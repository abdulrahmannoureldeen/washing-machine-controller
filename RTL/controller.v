==> flow/design.v <==
module controller (
   input wire        clk,
   input wire  [1:0] clk_freq,
   input wire        rst_n,
   input wire coin_in,
   input wire double_wash,
   input wire timer_pause,
   output reg wash_done
);
reg       start_count;               
reg [3:0] count_amount;              
reg       count_done;                
reg [2:0] current_state, next_state;
localparam IDLE           = 3'b000,   
           Filling_water  = 3'b001,
           Washing        = 3'b011, 
           Rinsing        = 3'b010, 
           Spinning       = 3'b110;
always @(posedge clk or negedge rst_n) 
   begin
      if(!rst_n)
         current_state <= IDLE;
      else
         current_state <= next_state;
   end
reg   second_wash;                                    
reg   second_wash_reg;
always @(posedge clk or negedge rst_n)                
   begin
      if(!rst_n)
         second_wash_reg <= 1'b0;
      else
         second_wash_reg <= second_wash;
   end
always @(*) 
   begin
     second_wash = 1'b0;                               
      case(current_state)
         IDLE:
            begin
               if(!coin_in)
                  next_state = IDLE;                    
               else
                  next_state = Filling_water;           
            end
         Filling_water:
            begin
               second_wash = double_wash;               
               if(count_done)                           
                  begin                                 
                     next_state = Washing;
                  end
               else
                  next_state = Filling_water;          
            end
         Washing:
            begin
               second_wash = second_wash_reg;          
               if(count_done)
                  begin
                     next_state = Rinsing;             
                  end
               else
                  next_state = Washing;
            end
         Rinsing:
            begin               
               if(count_done)
                  begin
                     if(second_wash_reg)                 
                        begin                            
                           next_state = Washing;         
                        end
                     else
                        next_state = Spinning;          
                  end                                   
               else
                  begin
                     next_state = Rinsing;
                     second_wash = second_wash_reg;     
                  end                                   
            end                                         
         Spinning:
            begin
               if(count_done)                   
                  next_state = IDLE;
               else 
                  next_state = Spinning;
            end
      default:
         next_state = IDLE;
      endcase
   end
always @(*) 
   begin
      case(current_state)
         IDLE:
            begin
               start_count  = 1'b0;               
               count_amount = 4'b0000;            
               wash_done    = 1'b1;               
            end
         Filling_water:
            begin
               case (clk_freq)
               2'b00:
                  begin
                     start_count  = 1'b1;       
                     count_amount = 4'b0001;    
                     wash_done    = 1'b0;       
                  end
               2'b01:
                  begin
                     start_count  = 1'b1;
                     count_amount = 4'b0110;
                     wash_done    = 1'b0;
                  end
               2'b10:
                  begin
                     start_count  = 1'b1;
                     count_amount = 4'b0101;
                     wash_done    = 1'b0;
                  end
               2'b11:
                  begin
                     start_count  = 1'b1;
                     count_amount = 4'b1101;
                     wash_done    = 1'b0;
                  end
               endcase
            end
         Washing:
            begin
               case (clk_freq)
               2'b00:
                  begin
                     start_count  = 1'b1;          
                     count_amount = 4'b0011;
                     wash_done    = 1'b0;
                  end
               2'b01:
                  begin
                     start_count  = 1'b1;
                     count_amount = 4'b0100;
                     wash_done    = 1'b0;
                  end
               2'b10:
                  begin
                     start_count  = 1'b1;
                     count_amount = 4'b1110;
                     wash_done    = 1'b0;
                  end  
               2'b11:
                  begin
                     start_count  = 1'b1;
                     count_amount = 4'b1100;
                     wash_done    = 1'b0;
                  end
               endcase
            end
         Rinsing:
            begin
               case (clk_freq)
               2'b00:
                  begin
                     start_count  = 1'b1;
                     count_amount = 4'b0001;
                     wash_done    = 1'b0;
                  end
               2'b01:
                  begin
                     start_count  = 1'b1;
                     count_amount = 4'b0110;
                     wash_done    = 1'b0;
                  end
               2'b10:
                  begin
                     start_count  = 1'b1;
                     count_amount = 4'b0101;
                     wash_done    = 1'b0;
                  end
               2'b11:
                  begin
                     start_count  = 1'b1;
                     count_amount = 4'b1101;
                     wash_done    = 1'b0;
                  end
               endcase
            end
         Spinning:
            begin
               case (clk_freq)
               2'b00:
                  begin
                     if(timer_pause)                 
                        start_count  = 1'b0;
                     else
                        start_count  = 1'b1;
                     count_amount = 4'b0010;
                     wash_done    = 1'b0;   
                  end
               2'b01:
                  begin
                     if(timer_pause)
                        start_count  = 1'b0;
                     else
                        start_count  = 1'b1;
                     count_amount = 4'b0001;
                     wash_done    = 1'b0;  
                  end
               2'b10:
                  begin
                     if(timer_pause)
                        start_count  = 1'b0;
                     else
                        start_count  = 1'b1;
                     count_amount = 4'b0110;
                     wash_done    = 1'b0;  
                  end
               2'b11:
                  begin
                     if(timer_pause)
                        start_count  = 1'b0;
                     else
                        start_count  = 1'b1;
                     count_amount = 4'b0101;
                     wash_done    = 1'b0;  
                  end
               endcase
            end
      default:
            begin
               start_count  = 1'b0;
               count_amount = 4'b0000;
               wash_done    = 1'b0;   
            end
      endcase
   end
reg [31:0] count;       
reg [31:0] count_comb; 
always @(posedge clk or negedge rst_n) 
   begin
      if(!rst_n)
         count <= 32'b0;
      else if(count_done)
         count <= 32'b0;
      else
         count <= count_comb;
   end
always @(*) 
   begin
      if(start_count)  
         count_comb = count + 32'b1;
      else
         count_comb = count;
   end
always @(*) 
   begin
      count_done = 1'b0;
      case(count_amount)
         4'b0001:  
            count_done = (count == 32'd120000000-1);        
         4'b0011:                                           
            count_done = (count == 32'd300000000-1);        
         4'b0010:
            count_done = (count == 32'd60000000-1);         
         4'b0110:
            count_done = (count == 32'd240000000-1);        
         4'b0100:
            count_done = (count == 32'd600000000-1);        
         4'b0101:
            count_done = (count == 32'd480000000-1);        
         4'b1101:
            count_done = (count == 32'd960000000-1);        
         4'b1100:
            count_done = (count == 32'd2400000000-1);       
         4'b1110:
            count_done = (count == 32'd1200000000-1);       
         default:
            count_done = 1'b0;
      endcase
   end
endmodule
* From RTL to reports: controller
The steps from the RTL of controller to its reports follow in flow order. Line numbers count from 1 in the design file above. Operators: Yosys type, input widths -> output width; for muxes data width and select width s. Cell names lack the library's common part. Not given: n/a
Design: design top controller, clock port clk, library sky130hd, corner tt_025C_1v80

* After elaboration
Counts by Yosys on the flattened word-level netlist (proc, flatten, opt, wreduce; memories kept). Register bits leave out memories and registers merged into their read ports (data or address). Print and check cells are left out. Cells with the same type and inputs are merged into one.
Operators by class: add/sub/neg operators 1, equality and inequality tests 26, muxes and demuxes 22, bitwise operators 1, reductions and logical operators 8
Operators with widths (number):
- $eq 32x29->1 const B | 2
- $eq 32x30->1 const B | 2
- $mux 32 | 2
- $pmux 4 s4 | 3
- $add 32x1->32 const B | 1
- $eq 32x26->1 const B | 1
- $eq 32x27->1 const B | 1
- $eq 32x28->1 const B | 1
- $eq 32x31->1 const B | 1
- $eq 32x32->1 const B | 1
- $pmux 3 s5 | 1
- $eq 4x3->1 const B | 3
- $eq 4x4->1 const B | 3
- $pmux 4 s3 | 1
- $pmux 1 s9 | 1
- $mux 3 | 3
- $eq 4x2->1 const B | 2
- $reduce_or 4->1 | 2
- $mux 1 | 7
- $eq 3x2->1 const B | 2
- $eq 2x2->1 const B | 2
- $eq 4x1->1 const B | 1
- $pmux 1 s2 | 2
- $eq 3x1->1 const B | 1
- $eq 3x3->1 const B | 1
- $logic_not 3->1 | 1
- $reduce_or 3->1 | 1
- $pmux 1 s3 | 1
Other operator kinds: 8; their cells: 8.
Storage and ports: register bits 36, input bits 7, cells after elaboration 61

* Logic depth
Depth = most cells in a row (Yosys ltp): at word level without a register or memory, in the mapped netlist without a sequential cell, where the memories' decode and read muxes count.
Logic depth: depth after elaboration 7, ABC_AREA 0, mapped depth 14, depth with buffers taken out 8

* Synthesis result
The flow's flattened synthesis, as Yosys stat reports it; memories are mapped. The netlist is that of the ABC_AREA named above (0 if unset); the other value can give another one. The area totals of this step are shown rounded.
Mapped netlist: cells in the netlist 387, mapped area 3080 um^2, area of sequential cells 952 um^2, flip-flop cells 38, buffer cells 30
Cells by type:
- dfrtp_1 | number 37, area in all 925.888 um^2
- nor2_1 | number 55, area in all 206.448 um^2
- xnor2_1 | number 19, area in all 166.41 um^2
- xor2_1 | number 17, area in all 148.893 um^2
- nand2_1 | number 34, area in all 127.622 um^2
- o21ai_0 | number 18, area in all 90.086 um^2
- nor3_1 | number 17, area in all 85.082 um^2
- a21oi_1 | number 16, area in all 80.077 um^2
- nand3_1 | number 16, area in all 80.077 um^2
- nand4_1 | number 10, area in all 62.56 um^2
- buf_2 | number 12, area in all 60.058 um^2
- buf_6 | number 4, area in all 45.043 um^2
- a211oi_1 | number 5, area in all 37.536 um^2
- clkbuf_1 | number 10, area in all 37.536 um^2
- inv_1 | number 10, area in all 37.536 um^2
- nand2b_1 | number 6, area in all 37.536 um^2
- nor3b_1 | number 5, area in all 37.536 um^2
- a31oi_1 | number 5, area in all 31.28 um^2
Not listed: further types 50, cells in them 91.

* Timing after synthesis
Source: OpenSTA report_checks on the synthesized netlist (no wires, ideal clock, input and output delay 20% of the period each), path of least setup slack; recovery checks are left aside. Register names are those of the netlist, which keeps one name where synthesis merged equal registers.
Timing post-synthesis: path type input-to-reg, from input clk_freq[1], to register (name not given), clock period 3.53 ns, external input delay 0.706 ns, setup time 0.127 ns, time at the first pin 0.706 ns, data arrival time 3.006 ns, setup slack 0.397 ns, delay of the path 2.427 ns, stages on the path 11, path buffers 3, period reached after synthesis 3.133 ns
"delay of the path" is the arrival time less input delay plus setup time. "stages on the path" counts driving pins, that of a launching flip-flop among them; a cell with two outputs on the path counts twice. "period reached after synthesis" = period - worst setup slack (recovery checks aside). The figure is calculated, with input and output delays left at 20% of the set period.
Between the ends, post-synthesis: cell sequence buf_2 buf_4 or3b_1 o31ai_1 a211oi_1 a2111oi_2 nand3_1 nor4_2 and3b_1 buf_6 mux2_1
Ends and longest elaborated chain, post-synthesis:
- start: declaration | RTL line 3 | input wire  [1:0] clk_freq,
Chain of elaborated cells between the ends: none given.

* Timing after layout
From the final timing report of flow run 1: the path of least setup slack in the routed layout; clock arrival at registers is part of the times.
Timing after layout: path type reg-to-reg, from register (name not given), to register (name not given), clock period 2.39 ns, setup time 0.11 ns, time at the first pin 0.30 ns, data arrival time 3.12 ns, setup slack -0.54 ns, stages on the path 10, path buffers 1
Between the ends, after layout: cell sequence dfrtp_2 buf_6 nor2_4 a21oi_2 a211o_1 o22a_1 or4b_4 nor4_4 and3b_2 mux2_4
Chain of elaborated cells between the ends: none given.

Data sheet: physical implementation of controller

Measured results for controller: 2 stored runs of the Yosys and OpenROAD flow on sky130hd. The settings differ; the order carries no meaning. The constraints put input and output delay at 20% of the set period each and load the outputs with 0.01 pF.
"clock period reached" = clock period - worst setup slack. The figure is calculated, with input and output delays left at 20% of the set period.
"worst path time": the worst setup path's part of the clock period (all of it between registers, 20% less for each end at a port) less its slack. A launch clock that arrives late makes it longer, a capture clock that arrives late makes it shorter.
"total power of the final layout" is the tool's figure for a default switching activity; nothing was simulated.
Measured values are rounded.

[flow run 1] flow files
==> flow/run.sh <==
#!/bin/bash
# the make line also repeats the synthesis and layout settings of config.mk as NAME=value (left out here)
make -C /OpenROAD-flow-scripts/flow DESIGN_CONFIG=/design/flow/config.mk WORK_HOME=/design/flow/orfs CLKGATE_MAP_FILE= finish
==> flow/config.mk <==
export PLATFORM = sky130hd
export DESIGN_NAME = controller
export DESIGN_NICKNAME = controller
export VERILOG_FILES = /design/flow/design.v
export SDC_FILE = /design/flow/constraint.sdc
export NUM_CORES = 4
export LEC_CHECK = 0
export ABC_AREA = 0
export CAP_MARGIN = 15
export CORE_MARGIN = 2
export CORE_UTILIZATION = 60
export CTS_CLUSTER_DIAMETER = 108
export GPL_ROUTABILITY_DRIVEN = 0
export HOLD_SLACK_MARGIN = 0.27
export MAX_ROUTING_LAYER = met5
export PLACE_DENSITY_LB_ADDON = 0.12
export SETUP_SLACK_MARGIN = -0.17
export SLEW_MARGIN = 20
==> flow/constraint.sdc <==
create_clock -name core_clock -period 2.39 [get_ports {clk}]
set_input_delay 0.4780 -clock core_clock [delete_from_list [all_inputs] [get_ports {clk}]]
set_output_delay 0.4780 -clock core_clock [all_outputs]
set_load 0.01 [all_outputs]

[flow run 1] result: setup total negative slack -18.6 ns; netlist area reported by Yosys 3,080 um^2; setup slack of the worst path -0.541 ns; standard-cell area after routing 4,080 um^2; clock period reached 2.931 ns; worst path time 2.93 ns; worst path kind reg-to-reg; area inside the die boundary 5,730 um^2; final design utilization 0.808; total power of the final layout 1.50 mW

[flow run 2] flow files
==> flow/run.sh <==
#!/bin/bash
# the make line also repeats the synthesis and layout settings of config.mk as NAME=value (left out here)
make -C /OpenROAD-flow-scripts/flow DESIGN_CONFIG=/design/flow/config.mk WORK_HOME=/design/flow/orfs CLKGATE_MAP_FILE= finish
==> flow/config.mk <==
export PLATFORM = sky130hd
export DESIGN_NAME = controller
export DESIGN_NICKNAME = controller
export VERILOG_FILES = /design/flow/design.v
export SDC_FILE = /design/flow/constraint.sdc
export NUM_CORES = 4
export LEC_CHECK = 0
export CAP_MARGIN = 20
export CELL_PAD_IN_SITES_DETAIL_PLACEMENT = 0
export CORE_MARGIN = 5
export CORE_UTILIZATION = 42
export CTS_CLUSTER_DIAMETER = 394
export GPL_ROUTABILITY_DRIVEN = 1
export MIN_ROUTING_LAYER = met1
export PLACE_DENSITY = 0.72
export SETUP_SLACK_MARGIN = 0.64
export SLEW_MARGIN = 20
export TNS_END_PERCENT = 75
==> flow/constraint.sdc <==
create_clock -name core_clock -period 5.38 [get_ports {clk}]
set_input_delay 1.0760 -clock core_clock [delete_from_list [all_inputs] [get_ports {clk}]]
set_output_delay 1.0760 -clock core_clock [all_outputs]
set_load 0.01 [all_outputs]

[flow run 2] result: setup total negative slack 0.000 ns; netlist area reported by Yosys 3,080 um^2; setup slack of the worst path 0.928 ns; standard-cell area after routing 3,260 um^2; clock period reached 4.452 ns; worst path time 3.38 ns; worst path kind input-to-reg; area inside the die boundary 9,150 um^2; final design utilization 0.452; total power of the final layout 0.587 mW
